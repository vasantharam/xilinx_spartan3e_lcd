==> flow/design.v <==
`timescale 1ns / 1ps
module hello(clk, LED_F12, LCD_E, LCD_RS, LCD_RW, DB, SF_CE0,
                  BTN_NORTH, BTN_SOUTH, BTN_WEST, BTN_EAST
    );
input clk, BTN_NORTH, BTN_SOUTH, BTN_WEST, BTN_EAST;
output reg LED_F12, LCD_RS, LCD_E, LCD_RW, SF_CE0;
output reg [3:0] DB;
reg [0:(128*8)-1] first_line = "Hello World. This is a verilog module displaying on the LCD.                                                                   ";
reg [0:(128*8)-1] second_line = "Second line of text. This is a string stored as a bit array.                                                                   ";
reg [31:0] lcd_init_waits[9-1:0];  
reg [31:0] cmd_waits [ 5-1:0 ];  
reg [1:0] disp_state = 0;
reg [1:0] disp_state_nxt = 0;
reg [31:0] init_counter;
reg [31:0] cmd_counter;
reg [13:0] btn_counter;
reg [31:0] wait_after_clear;
reg [7:0] current_command;
reg [8:0] display_init_commands [0:3] ;
reg [8:0] send_data_commands [17*2-1:0] ;
reg [3:0] current_init_step;
reg [2:0] current_cmd_step;
reg clear_display;
reg display_change;
reg btn_north_detected, btn_east_detected, btn_west_detected;
reg btn_east, btn_west, btn_north;
reg [5:0] cur_ptr;
integer loop;
reg cmd_ready;
reg cmd_or_data; reg [7:0] cmd; reg cmd_valid;
reg [1:0] cmd_state;
reg [1:0] cmd_state_nxt;
initial
begin
    disp_state <= 0;
    disp_state_nxt <= 0;
    clear_display <= 0;
    display_change <= 0;
    cur_ptr <= 0;
    init_counter <= 0;
    cmd_counter <=0;
    LCD_E <= 0;
    DB <= 3'h3;
    current_init_step <=0;
    current_cmd_step <=0;
    current_command <= 0;
    lcd_init_waits [0] = 750000 ;
				lcd_init_waits [1] = 750000 + 12 ;
				lcd_init_waits [2] = 750000 + 12 + 205000 ;
				lcd_init_waits [3] = 750000 + 12 + 205000 + 12 ;
				lcd_init_waits [4] = 750000 + 12 + 205000 + 12 + 5000;
				lcd_init_waits [5] = 750000 + 12 + 205000 + 12 + 5000 + 12 ;
				lcd_init_waits [6] = 750000 + 12 + 205000 + 12 + 5000 + 12 + 2000 ;
				lcd_init_waits [7] = 750000 + 12 + 205000 + 12 + 5000 + 12 + 2000 + 12 ;
				lcd_init_waits [8] = 750000 + 12 + 205000 + 12 + 5000 + 12 + 2000 + 12 + 2000 ;
    cmd_waits[0] = 1; 
	cmd_waits[1] = 1 + 15;
	cmd_waits[2] = 1 + 15 + 50;
	cmd_waits[3] = 1 + 15 + 50 + 15;
	cmd_waits[4] = 1 + 15 + 50 + 15 + 4000;
    loop <=0;
    LED_F12 <= 0;
    wait_after_clear <= 0;
    cmd_state <= 0;
    cmd_state_nxt <= 0;
    cmd_ready <= 1;
    cmd_valid <= 0;
    btn_east <= 0;
    btn_west <= 0;
    btn_north <= 0;
    btn_east_detected <= 0;
    btn_west_detected <= 0;   
    btn_north_detected <= 0;    
            display_init_commands[0] <= {1'b0, 8'h28};
            display_init_commands[1] <= {1'b0, 8'b110}; 
            display_init_commands[2] <= {1'b0, 8'h0c}; 
            display_init_commands[3] <= {1'b0, 8'b1};
end
always @(posedge clk)
begin
    if (btn_north != BTN_NORTH)
    begin
        btn_north_detected <= 1;
        btn_north <= BTN_NORTH;
    end
    else btn_north_detected <= 0;
    if (btn_east != BTN_EAST)
    begin
        btn_east_detected <= 1;
        btn_east <= BTN_EAST;
    end
    else btn_east_detected <= 0;
    if (btn_west != BTN_WEST)
    begin
        btn_west_detected <= 1;
        btn_west <= BTN_WEST;
    end
    else btn_west_detected <= 0;
    if (disp_state == 3)
    begin
        if (btn_east_detected == 1 && btn_east == 1)
        begin
            display_change <= 1;
            cur_ptr = cur_ptr + 6'b1;
        end
        if (btn_west_detected == 1 && btn_west == 1)
        begin
            display_change <= 1;
            if (cur_ptr != 0) cur_ptr = cur_ptr - 6'b1;
        end
        if (btn_north_detected == 1 && btn_north == 1)
        begin
            clear_display <= 1;
        end
    end
    if (display_change == 1)
    begin
        LED_F12 <= ~LED_F12;
        display_change <= 0;
    end
    if (clear_display == 1)
        clear_display <= 0;
end
task write_command_nibble;
    input [3:0] cmd;
    begin
        LCD_RW <= 0;
        DB = cmd;
        LCD_E <=1;    
     end
endtask
task write_pause;
    LCD_E <= 0;
endtask
task write_cmd_or_data(input [31:0] index, input cmd_or_data_, input [7:0] cmd_);
    begin
    if ((cmd_ready != 0) && (cmd_valid == 0))
    begin
        if (cmd_ready == 1)
        begin
            cmd_or_data <= cmd_or_data_;
            cmd <= cmd_;
            cmd_valid <= 1;
        end
    end
    if ((cmd_ready == 0) && (cmd_valid == 1)) 
    begin
        cmd_valid <= 0;
        current_command <= current_command + 1;
    end
    end
endtask
always @(posedge clk)
begin
    case (cmd_state)
        0:
        begin
            if (cmd_valid == 1)
            begin
                cmd_state_nxt <= 1;
                cmd_ready <= 0;
            end
            cmd_counter <= 0;
            current_cmd_step <= 0;
        end
        1:        
        begin
            LCD_RS <= cmd_or_data;
            if (cmd_counter == cmd_waits [ current_cmd_step] )
            begin
                case (current_cmd_step)
                    0: write_command_nibble( cmd [7:4] );
                    1: LCD_E <= 0;
                    2: write_command_nibble( cmd [3:0] );
                    3: LCD_E <= 0;
                    4: 
                        begin
                            cmd_state_nxt <= 0;
                            cmd_ready <= 1;
                        end
                endcase
                current_cmd_step <= (current_cmd_step + 3'h1);
            end 
            cmd_counter <= cmd_counter + 1;
        end
    endcase
    cmd_state <= cmd_state_nxt;
end
always @(posedge clk)
begin
    case (disp_state)
        0:
        begin
            SF_CE0 <= 1;
            if (init_counter == lcd_init_waits[current_init_step]) 
            begin
                if (current_init_step != 9-1)
                    current_init_step <= (current_init_step + 4'h1);                
            end
            if (current_init_step == 9-1) 
            begin
                disp_state_nxt <= 1;
                current_init_step <= 0;
                init_counter <= 0;
            end
            else 
            begin
                init_counter <= init_counter + 1;    
            end
            end 
        1:
        begin
            if (current_command < 4) 
                write_cmd_or_data( current_command, display_init_commands[current_command][8], display_init_commands[current_command][7:0]  );
            if ((current_command==4) && (cmd_ready != 0) && wait_after_clear <= 82000 ) wait_after_clear <= wait_after_clear + 1;
            if (wait_after_clear > 82000) begin
                wait_after_clear <=0;
                current_command <= 0;
                disp_state_nxt <= 2;
            end
        end
        2:
        begin
            send_data_commands[0] <= {1'b0, 8'h80};
            for (loop = 1; loop < 17; loop = loop + 1)
            begin
                send_data_commands[loop] <= {1'b1, first_line[(loop+cur_ptr)*8+:8] };
            end
            send_data_commands[17] <= {1'b0, 8'h80 | 8'h40};
            for (loop = 18; loop < 34; loop = loop + 1)
            begin
                send_data_commands[loop] <= {1'b1, second_line[(loop-17+cur_ptr)*8+:8] };
            end
            if (current_command < 34) write_cmd_or_data(current_command, send_data_commands[current_command][8], send_data_commands[current_command][7:0]);
            if ( (current_command==34) && (cmd_ready != 0) && (cmd_valid == 0) ) 
            begin
                current_command <= 0;
                disp_state_nxt <= 3; 
            end
        end
        3:
        begin
            if (clear_display) disp_state_nxt <= 1;
            if (display_change) disp_state_nxt <= 2;
        end
        default:
        begin
        end
    endcase
    disp_state <= disp_state_nxt;
end
endmodule
Step by step through the tools: hello. The steps from the RTL of hello to its reports follow in flow order. Lines are those of the file above, counted from 1. Cell names lack the library's common part. The mark - stands for no value.

Design top: hello. Clock: clk. Library: sky130hd. Timing corner: tt_025C_1v80.

Word level. Yosys after proc, flatten, opt, wreduce and memory -nomap, before mapping. Print and check cells are not counted. Memory sizes are those after Yosys's memory passes, which may raise the word count (mostly to a power of two), join words into wider ones and drop unused or constant bits.

Shift-type cells: 32. The figure for add/subtract/negate cells is 40. The entry for div/mod/pow operators reads 0. Under mux-type cells stands 59. Under equal/unequal tests stands 65. The entry for bitwise gates (word level) reads 4. For $mul the number is 0. The figure for order comparisons is 4. Reductions and logical operators: 36.

Operators with widths (count): 1024-bit by 11-bit indexed select with 8-bit output with constant A (32); 9-bit parallel mux with 34-bit select (1); 10-bit by 10-bit subtractor with 11-bit output with constant A (16); 32-bit by 1-bit adder with 32-bit output with constant B (3); 6-bit by 5-bit == test with 1-bit output with constant B (16); 8-bit 2-to-1 mux (11); 32-bit == test (2); 32-bit parallel mux with 2-bit select (1); 4-bit by 6-bit adder with 7-bit output with constant A (8); 6-bit by 4-bit == test with 1-bit output with constant B (8); 32-bit by 17-bit > comparator with 1-bit output with constant B (1); 32-bit by 17-bit <= comparator with 1-bit output with constant B (1); 32-bit 2-to-1 mux (1); 8-bit parallel mux with 2-bit select (2); 3-bit by 6-bit adder with 7-bit output with constant A (4); 2-bit != test with constant B (12); 6-bit by 3-bit == test with 1-bit output with constant B (4); 6-bit 2-to-1 mux (4); 1-bit 2-to-1 mux (20); 2-bit 2-to-1 mux (8); 3-bit AND reduction (5); 2-bit by 6-bit adder with 7-bit output with constant A (2); 2-bit nonzero test (7); 6-bit by 2-bit == test with 1-bit output with constant B (2); 6-bit == test with constant B (2); 1-bit logical AND (9); 3-bit != test with constant B (3); 2-bit OR reduction (4).

Not listed: further kinds 37, cells in them 51.

For bits of input ports the number is 5. Under clocked read ports x word width stands 0. For output and inout port bits the number is 9. Memory bits (writable): 0. For memories the number is 3. Memory bits (read-only): 214. Under register bits after elaboration stands 407. The figure for word-level cells is 302. For latch bits the number is 0.

Memory list: lcd_init_waits (words 9, bits a word 16, rd ports 1, wr ports 0, line 10) `reg [31:0] lcd_init_waits[9-1:0];`; cmd_waits (words 5, bits a word 10, rd ports 1, wr ports 0, line 11) `reg [31:0] cmd_waits [ 5-1:0 ];`; display_init_commands (words 4, bits a word 5, rd ports 1, wr ports 0, line 19) `reg [8:0] display_init_commands [0:3] ;`.

Longest topological paths. Depth = most cells in a row (Yosys ltp): at word level without a register or memory, in the mapped netlist without a sequential cell, where the memories' decode and read muxes count.

The entry for depth in word-level cells reads 6. For ABC_AREA the number is 0. Mapped depth: 16. The entry for gate-level depth less buffers reads 9.

Synthesis result. Source: synth_stat.txt of the flow (Yosys; design flattened, memories mapped). It holds for the ABC_AREA given above (unset counts as 0); a run with the other value may have another netlist. Totals and module areas in this step are rounded.

Cells by type: edfxtp_1 (count 333, total area 9999.59 um^2); nand2_1 (count 540, total area 2.03E+03 um^2); a21oi_1 (count 401, total area 2.01E+03 um^2); nor2_1 (count 498, total area 1.87E+03 um^2); o21ai_0 (count 346, total area 1.73E+03 um^2); buf_2 (count 181, total area 905.869 um^2); o211ai_1 (count 117, total area 878.342 um^2); a211oi_1 (count 111, total area 833.299 um^2); mux4_2 (count 36, total area 810.778 um^2); dfxtp_1 (count 40, total area 800.768 um^2); ha_1 (count 63, total area 788.256 um^2); clkbuf_1 (count 203, total area 761.981 um^2); nand3_1 (count 145, total area 725.696 um^2); a22oi_1 (count 88, total area 660.634 um^2); xnor2_1 (count 74, total area 648.122 um^2); nor3_1 (count 108, total area 540.518 um^2); mux2i_1 (count 53, total area 530.509 um^2); xor2_1 (count 60, total area 525.504 um^2).

Not listed: further types 91, cells in them 1082.

Under buffers stands 467. Under mapped cells stands 4479. Under mapped flip-flops stands 373. The entry for synthesis area reads 35000 um^2. Area of sequential cells: 11000 um^2.

Timing after synthesis. Source: OpenSTA report_checks on the synthesized netlist (no wires, ideal clock, input and output delay 20% of the period each), path of least setup slack; recovery checks are left aside. Register names are those of the netlist, which keeps one name where synthesis merged equal registers.

Kind: register to register. Start point: register disp_state[0]. End point: register cmd[0]. Library setup time: 0.261 ns. Stages on the path: 7. Data arrival time: 7.435 ns. For path delay the number is 7.696 ns. Required time: 7.009 ns. Clock period: 7.27 ns. Under path slack stands -0.425 ns. The entry for path buffers reads 0. Under launch time at the first pin stands 0.000 ns. The figure for synthesis period reached is 7.695 ns.

"path delay" = arrival - input delay + setup time. "stages on the path": output pins that drive a net of the path, with the launching flip-flop's if there is one; two outputs of one cell count as two. "synthesis period reached" is the clock period less the worst setup slack; recovery checks do not enter. This is arithmetic on one report: input and output delays are still those of the set period (20% each). The rows between start and end are the longest chain of elaborated cells between them; the timing report does not say that the signal goes this way. Where chains are equally long, one stands for them. Each line given opens the expression or statement behind the cell; cells for indexed reads and writes are added by Yosys, which also makes memories of some case tables. Ways into the end's enable are left out, as the timed path ends at the data pin.

Cell sequence: dfxtp_1 -> inv_1 -> ha_1 -> o311ai_0 -> a221oi_1 -> o211ai_1 -> o32a_1. The entry for length of the longest elaborated chain reads 2. Under elaborated cells between the ends (all ways) stands 3. The entry for RTL lines with such cells reads 1. Classes of those cells: eq/ne (2); mux (1).

RTL lines, path post-synthesis: start: declaration (line 12) `reg [1:0] disp_state = 0;`; start: assignment (line 250) `disp_state <= disp_state_nxt;`; 2-bit == test (line 191) `case (disp_state)`; 8-bit parallel mux with 2-bit select (line 191); end: declaration (line 30) `reg cmd_or_data; reg [7:0] cmd; reg cmd_valid;`.

Data sheet: physical implementation of hello

2 stored runs of hello in the flow (synthesis by Yosys, layout by OpenROAD, sky130hd cells), in arbitrary order. Constraints: input delay and output delay 20% of the set period each, output load 0.01 pF.

Files of flow run A:
==> flow/run.sh <==
#!/bin/bash
# the make line also repeats the synthesis and layout settings of config.mk as NAME=value (left out here)
make -C /OpenROAD-flow-scripts/flow DESIGN_CONFIG=/design/flow/config.mk WORK_HOME=/design/flow/orfs CLKGATE_MAP_FILE= finish
==> flow/config.mk <==
export PLATFORM = sky130hd
export DESIGN_NAME = hello
export DESIGN_NICKNAME = hello
export VERILOG_FILES = /design/flow/design.v
export SDC_FILE = /design/flow/constraint.sdc
export NUM_CORES = 4
export LEC_CHECK = 0
export CAP_MARGIN = 20
export CORE_MARGIN = 6
export CORE_UTILIZATION = 70
export CTS_CLUSTER_SIZE = 47
export MAX_ROUTING_LAYER = met5
export MIN_ROUTING_LAYER = met2
export PLACE_DENSITY = 0.66
export SLEW_MARGIN = 20
==> flow/constraint.sdc <==
create_clock -name core_clock -period 6.1 [get_ports {clk}]
set_input_delay 1.2200 -clock core_clock [delete_from_list [all_inputs] [get_ports {clk}]]
set_output_delay 1.2200 -clock core_clock [all_outputs]
set_load 0.01 [all_outputs]

Outcome of flow run A: no results, routing failed with GRT-0116.

Files of flow run B:
==> flow/run.sh <==
#!/bin/bash
# the make line also repeats the synthesis and layout settings of config.mk as NAME=value (left out here)
make -C /OpenROAD-flow-scripts/flow DESIGN_CONFIG=/design/flow/config.mk WORK_HOME=/design/flow/orfs CLKGATE_MAP_FILE= finish
==> flow/config.mk <==
export PLATFORM = sky130hd
export DESIGN_NAME = hello
export DESIGN_NICKNAME = hello
export VERILOG_FILES = /design/flow/design.v
export SDC_FILE = /design/flow/constraint.sdc
export NUM_CORES = 4
export LEC_CHECK = 0
export CAP_MARGIN = 15
export CORE_MARGIN = 3
export CORE_UTILIZATION = 15
export CTS_CLUSTER_SIZE = 58
export GPL_ROUTABILITY_DRIVEN = 0
export GPL_TIMING_DRIVEN = 1
export MIN_ROUTING_LAYER = met2
export PLACE_DENSITY = 0.73
export SETUP_SLACK_MARGIN = 1.38
export SLEW_MARGIN = 20
export TNS_END_PERCENT = 75
==> flow/constraint.sdc <==
create_clock -name core_clock -period 10.7 [get_ports {clk}]
set_input_delay 2.1400 -clock core_clock [delete_from_list [all_inputs] [get_ports {clk}]]
set_output_delay 2.1400 -clock core_clock [all_outputs]
set_load 0.01 [all_outputs]

Outcome of flow run B: no results, routing failed with GRT-0116.
